==> flow/design.v <==
module counter_n_bit #(
   parameter N = 10,
   parameter BOUND = 1000  
) (
   input clk,
   input rst,
   input enable,
   input restart,
   output [N-1:0] out
);
   reg [N-1:0] counter;
   always @(posedge clk or posedge rst) begin
      if (rst) counter <= 0;
      else if (restart) counter <= 0;
      else if (enable) begin
         if (counter == BOUND) counter <= 0;
         else counter <= counter + 1;
      end
   end
   genvar i;
   generate
      for(i=0; i<10;i=i+1) assign out[i] = counter[N-1-i];
   endgenerate
endmodule  
---- Step by step through the tools: counter_n_bit ----
The steps from the RTL of counter_n_bit to its reports follow in flow order.
Lines are those of the file above, counted from 1.
Operators carry their Yosys type and port widths (W data, S select, Z words).
The mark n/a stands for no value.
set-up
  top ..................................... counter_n_bit
  clock port .............................. clk
  standard-cell library ................... sky130hd
  library corner .......................... tt_025C_1v80

---- After elaboration ----
Yosys after proc, flatten, opt, wreduce and memory -nomap, before mapping. Memory bits, and registers merged into a memory's read port (data or address), are not among the register bits. Print and check cells are not counted. Equal cells are merged and count once.
word-level totals
  bits in latches ......................... 0
  ROM bits ................................ 0
  input bits .............................. 4
  clocked read ports x word width ......... 0
  output and inout port bits .............. 10
  memories ................................ 0
  flip-flop bits (word level) ............. 10
  cells after elaboration ................. 7
  RAM bits ................................ 0
cells by class
  $add $sub $neg .......................... 1
  bitwise operators ....................... 0
  mux-type cells .......................... 3
  multipliers ............................. 0
  shift operators ......................... 0
  div/mod/pow operators ................... 0
  $lt $le $gt $ge ......................... 0
  equality and inequality tests ........... 1
  reductions and logical operators ........ 1
operators with widths
  kind                     number
  $mux W10                 3
  $add A10 B1 Y10 const B  1
  $eq A10 B10 Y1 const B   1
  $reduce_bool A2 Y1       1

---- Depth ----
Yosys ltp: most cells in a row. Word level: on the elaborated netlist, between registers, memories and ports. Mapped: between sequential cells and ports; inverters and the memories' decode and read muxes count.
depth
  depth after elaboration ................. 4
  ABC_AREA ................................ 0
  gate-level depth with buffers ........... 6
  gate-level depth less buffers ........... 6

---- After synthesis ----
Source: synth_stat.txt of the flow (Yosys; design flattened, memories mapped). It holds for the ABC_AREA given above (unset counts as 0); a run with the other value may have another netlist.
cell types
  cell type                   number  total area (um^2)
  sky130_fd_sc_hd__dfrtp_1    10      250.24
  sky130_fd_sc_hd__xnor2_1    4       35.034
  sky130_fd_sc_hd__o41ai_4    1       27.526
  sky130_fd_sc_hd__ha_1       2       25.024
  sky130_fd_sc_hd__inv_1      6       22.522
  sky130_fd_sc_hd__nor2_1     6       22.522
  sky130_fd_sc_hd__o21ai_0    4       20.019
  sky130_fd_sc_hd__nand3_1    3       15.014
  sky130_fd_sc_hd__nor3_1     3       15.014
  sky130_fd_sc_hd__or3_1      2       12.512
  sky130_fd_sc_hd__nand2_1    3       11.261
  sky130_fd_sc_hd__a21oi_1    2       10.01
  sky130_fd_sc_hd__and4b_1    1       10.01
  sky130_fd_sc_hd__o31a_2     1       10.01
  sky130_fd_sc_hd__nand4b_1   1       8.758
  sky130_fd_sc_hd__o2111ai_1  1       8.758
  sky130_fd_sc_hd__xor2_1     1       8.758
  sky130_fd_sc_hd__a21o_1     1       7.507
Other cell types: 5; their cells: 5.
synthesis totals
  synthesis area .......................... 553.0 um^2
  buffer cells ............................ 0
  flip-flop cells ......................... 10
  area of sequential cells ................ 250.2 um^2
  cells in the netlist .................... 57

---- Worst setup path after synthesis ----
Path of least setup slack by OpenSTA after synthesis, without wires, with an ideal clock, recovery checks aside; 20% of the period is set as input and as output delay. Where synthesis merged equal registers, the netlist keeps one of their names.
timing after synthesis
  kind .................................... register to register
  start ................................... reg counter[2]
  end ..................................... reg counter[9]
  path buffers ............................ 0
  arrival time ............................ 1.457 ns
  setup time .............................. 0.118 ns
  clock period ............................ 1.98 ns
  delay of the path ....................... 1.575 ns
  stages .................................. 5
  launch time at the first pin ............ 0.000 ns
  required time ........................... 1.862 ns
  path slack .............................. 0.405 ns
  period reached after synthesis .......... 1.575 ns
"delay of the path" = arrival - input delay + setup time.
"stages": output pins that drive a net of the path, with the launching flip-flop's if there is one; two outputs of one cell count as two.
"period reached after synthesis" is the clock period less the worst setup slack; recovery checks do not enter. This is arithmetic on one report: input and output delays are still those of the set period (20% each).
Between the ends stands the longest chain of elaborated cells between them, by number of cells; it is not shown to be the way that was timed. Of several equally long chains one is given.
A line is the first line of the expression or statement that the cell stems from. Yosys adds cells for indexed reads and writes and turns some case tables into memories.
At most two assigning lines are given for a register; there are more.
between the ends, after synthesis
  cell sequence ........................... sky130_fd_sc_hd__dfrtp_1 > sky130_fd_sc_hd__nand4b_1 > sky130_fd_sc_hd__o41ai_4 > sky130_fd_sc_hd__o22ai_1 > sky130_fd_sc_hd__a21o_1
  length of the longest elaborated chain .. 4
  elaborated cells on any way between the ends .. 5
  source lines of those cells ............. 4
  those cells by class .................... add/sub (1); eq/ne (1); mux (3)
ends and longest elaborated chain, after synthesis
  item             RTL line  text
  from (decl)      11        reg [N-1:0] counter;
  from (assign)    13        if (rst) counter <= 0;
  from (assign)    17        else counter <= counter + 1;
  $add A10 B1 Y10  17
  $mux W10         16        if (counter == BOUND) counter <= 0;
  $mux W10         15        else if (enable) begin
  $mux W10         14        else if (restart) counter <= 0;
  to (assign)      14
  to (assign)      17
  to (decl)        11

---- Path in the finished layout ----
Path of least setup slack in the final report of run 1 (OpenROAD, finished layout, wires in). Where an end is a register, its clock arrival counts in the times.
timing after layout
  kind .................................... register to register
  start ................................... reg counter[9]
  end ..................................... reg counter[9]
  required time ........................... 1.43 ns
  clock period ............................ 1.28 ns
  setup time .............................. 0.10 ns
  path buffers ............................ 1
  path slack .............................. -0.21 ns
  stages .................................. 6
  arrival time ............................ 1.64 ns
  launch time at the first pin ............ 0.26 ns
Between the ends stands the longest chain of elaborated cells between them, by number of cells; it is not shown to be the way that was timed. Of several equally long chains one is given.
At most two assigning lines are given for a register; there are more.
between the ends, after layout
  cell sequence ........................... sky130_fd_sc_hd__dfrtp_1 > sky130_fd_sc_hd__buf_4 > sky130_fd_sc_hd__nand4b_1 > sky130_fd_sc_hd__o31a_2 > sky130_fd_sc_hd__and4b_1 > sky130_fd_sc_hd__a21o_1
  length of the longest elaborated chain .. 4
  elaborated cells on any way between the ends .. 5
  source lines of those cells ............. 4
  those cells by class .................... add/sub (1); eq/ne (1); mux (3)
ends and longest elaborated chain, after layout
  item             RTL line  text
  from (decl)      11        reg [N-1:0] counter;
  from (assign)    13        if (rst) counter <= 0;
  from (assign)    17        else counter <= counter + 1;
  $add A10 B1 Y10  17
  $mux W10         16        if (counter == BOUND) counter <= 0;
  $mux W10         15        else if (enable) begin
  $mux W10         14        else if (restart) counter <= 0;
  to (assign)      14
  to (assign)      17
  to (decl)        11

Top module counter_n_bit; platform sky130hd; tools Yosys and OpenROAD; 2 stored runs in no particular order. Input and output delays are each 20% of the period that was set; the output load is 0.01 pF.
"achieved clock period (ns)" means the clock period less the worst setup slack. The figure is calculated, with input and output delays left at 20% of the set period.
By "worst setup path time (ns)" is meant the share of the clock period that the worst setup path is allowed (20% is reserved at inputs, 20% at outputs), minus its slack. Clock arrival times at its registers enter into it.
"finish__power__total" is the tool's figure for a default switching activity; nothing was simulated.

Flow files of run 1
==> flow/run.sh <==
#!/bin/bash
# the make line also repeats the synthesis and layout settings of config.mk as NAME=value (left out here)
make -C /OpenROAD-flow-scripts/flow DESIGN_CONFIG=/design/flow/config.mk WORK_HOME=/design/flow/orfs CLKGATE_MAP_FILE= finish
==> flow/config.mk <==
export PLATFORM = sky130hd
export DESIGN_NAME = counter_n_bit
export DESIGN_NICKNAME = counter_n_bit
export VERILOG_FILES = /design/flow/design.v
export SDC_FILE = /design/flow/constraint.sdc
export NUM_CORES = 4
export LEC_CHECK = 0
export CAP_MARGIN = 20
export CORE_MARGIN = 2
export CORE_UTILIZATION = 28
export GPL_ROUTABILITY_DRIVEN = 0
export GPL_TIMING_DRIVEN = 1
export PLACE_DENSITY_LB_ADDON = 0.04
export SETUP_SLACK_MARGIN = 0.18
export SLEW_MARGIN = 20
==> flow/constraint.sdc <==
create_clock -name core_clock -period 1.28 [get_ports {clk}]
set_input_delay 0.2560 -clock core_clock [delete_from_list [all_inputs] [get_ports {clk}]]
set_output_delay 0.2560 -clock core_clock [all_outputs]
set_load 0.01 [all_outputs]

report of run 1
yosys chip area after synthesis (um^2): 553.0
finish__design__die__area: 2346.4
finish__design__instance__area__stdcell: 1024.7
finish__design__instance__utilization: 0.5388
finish__timing__setup__ws: -0.211
finish__timing__setup__tns: -1.755
finish__timing__hold__ws: 0.268
finish__power__total: 6.745e-04
achieved clock period (ns): 1.491
worst setup path time (ns): 1.49
worst setup path kind: register to register

Flow files of run 2
==> flow/run.sh <==
#!/bin/bash
# the make line also repeats the synthesis and layout settings of config.mk as NAME=value (left out here)
make -C /OpenROAD-flow-scripts/flow DESIGN_CONFIG=/design/flow/config.mk WORK_HOME=/design/flow/orfs CLKGATE_MAP_FILE= finish
==> flow/config.mk <==
export PLATFORM = sky130hd
export DESIGN_NAME = counter_n_bit
export DESIGN_NICKNAME = counter_n_bit
export VERILOG_FILES = /design/flow/design.v
export SDC_FILE = /design/flow/constraint.sdc
export NUM_CORES = 4
export LEC_CHECK = 0
export CAP_MARGIN = 0
export CORE_ASPECT_RATIO = 0.51
export CORE_MARGIN = 2
export CORE_UTILIZATION = 34
export CTS_CLUSTER_DIAMETER = 185
export CTS_CLUSTER_SIZE = 18
export GPL_TIMING_DRIVEN = 0
export HOLD_SLACK_MARGIN = 0.24
export PLACE_DENSITY_LB_ADDON = 0.01
export SETUP_SLACK_MARGIN = 0.22
export SLEW_MARGIN = 20
==> flow/constraint.sdc <==
create_clock -name core_clock -period 2.08 [get_ports {clk}]
set_input_delay 0.4160 -clock core_clock [delete_from_list [all_inputs] [get_ports {clk}]]
set_output_delay 0.4160 -clock core_clock [all_outputs]
set_load 0.01 [all_outputs]

report of run 2: did not finish, floorplan, PDN-0185
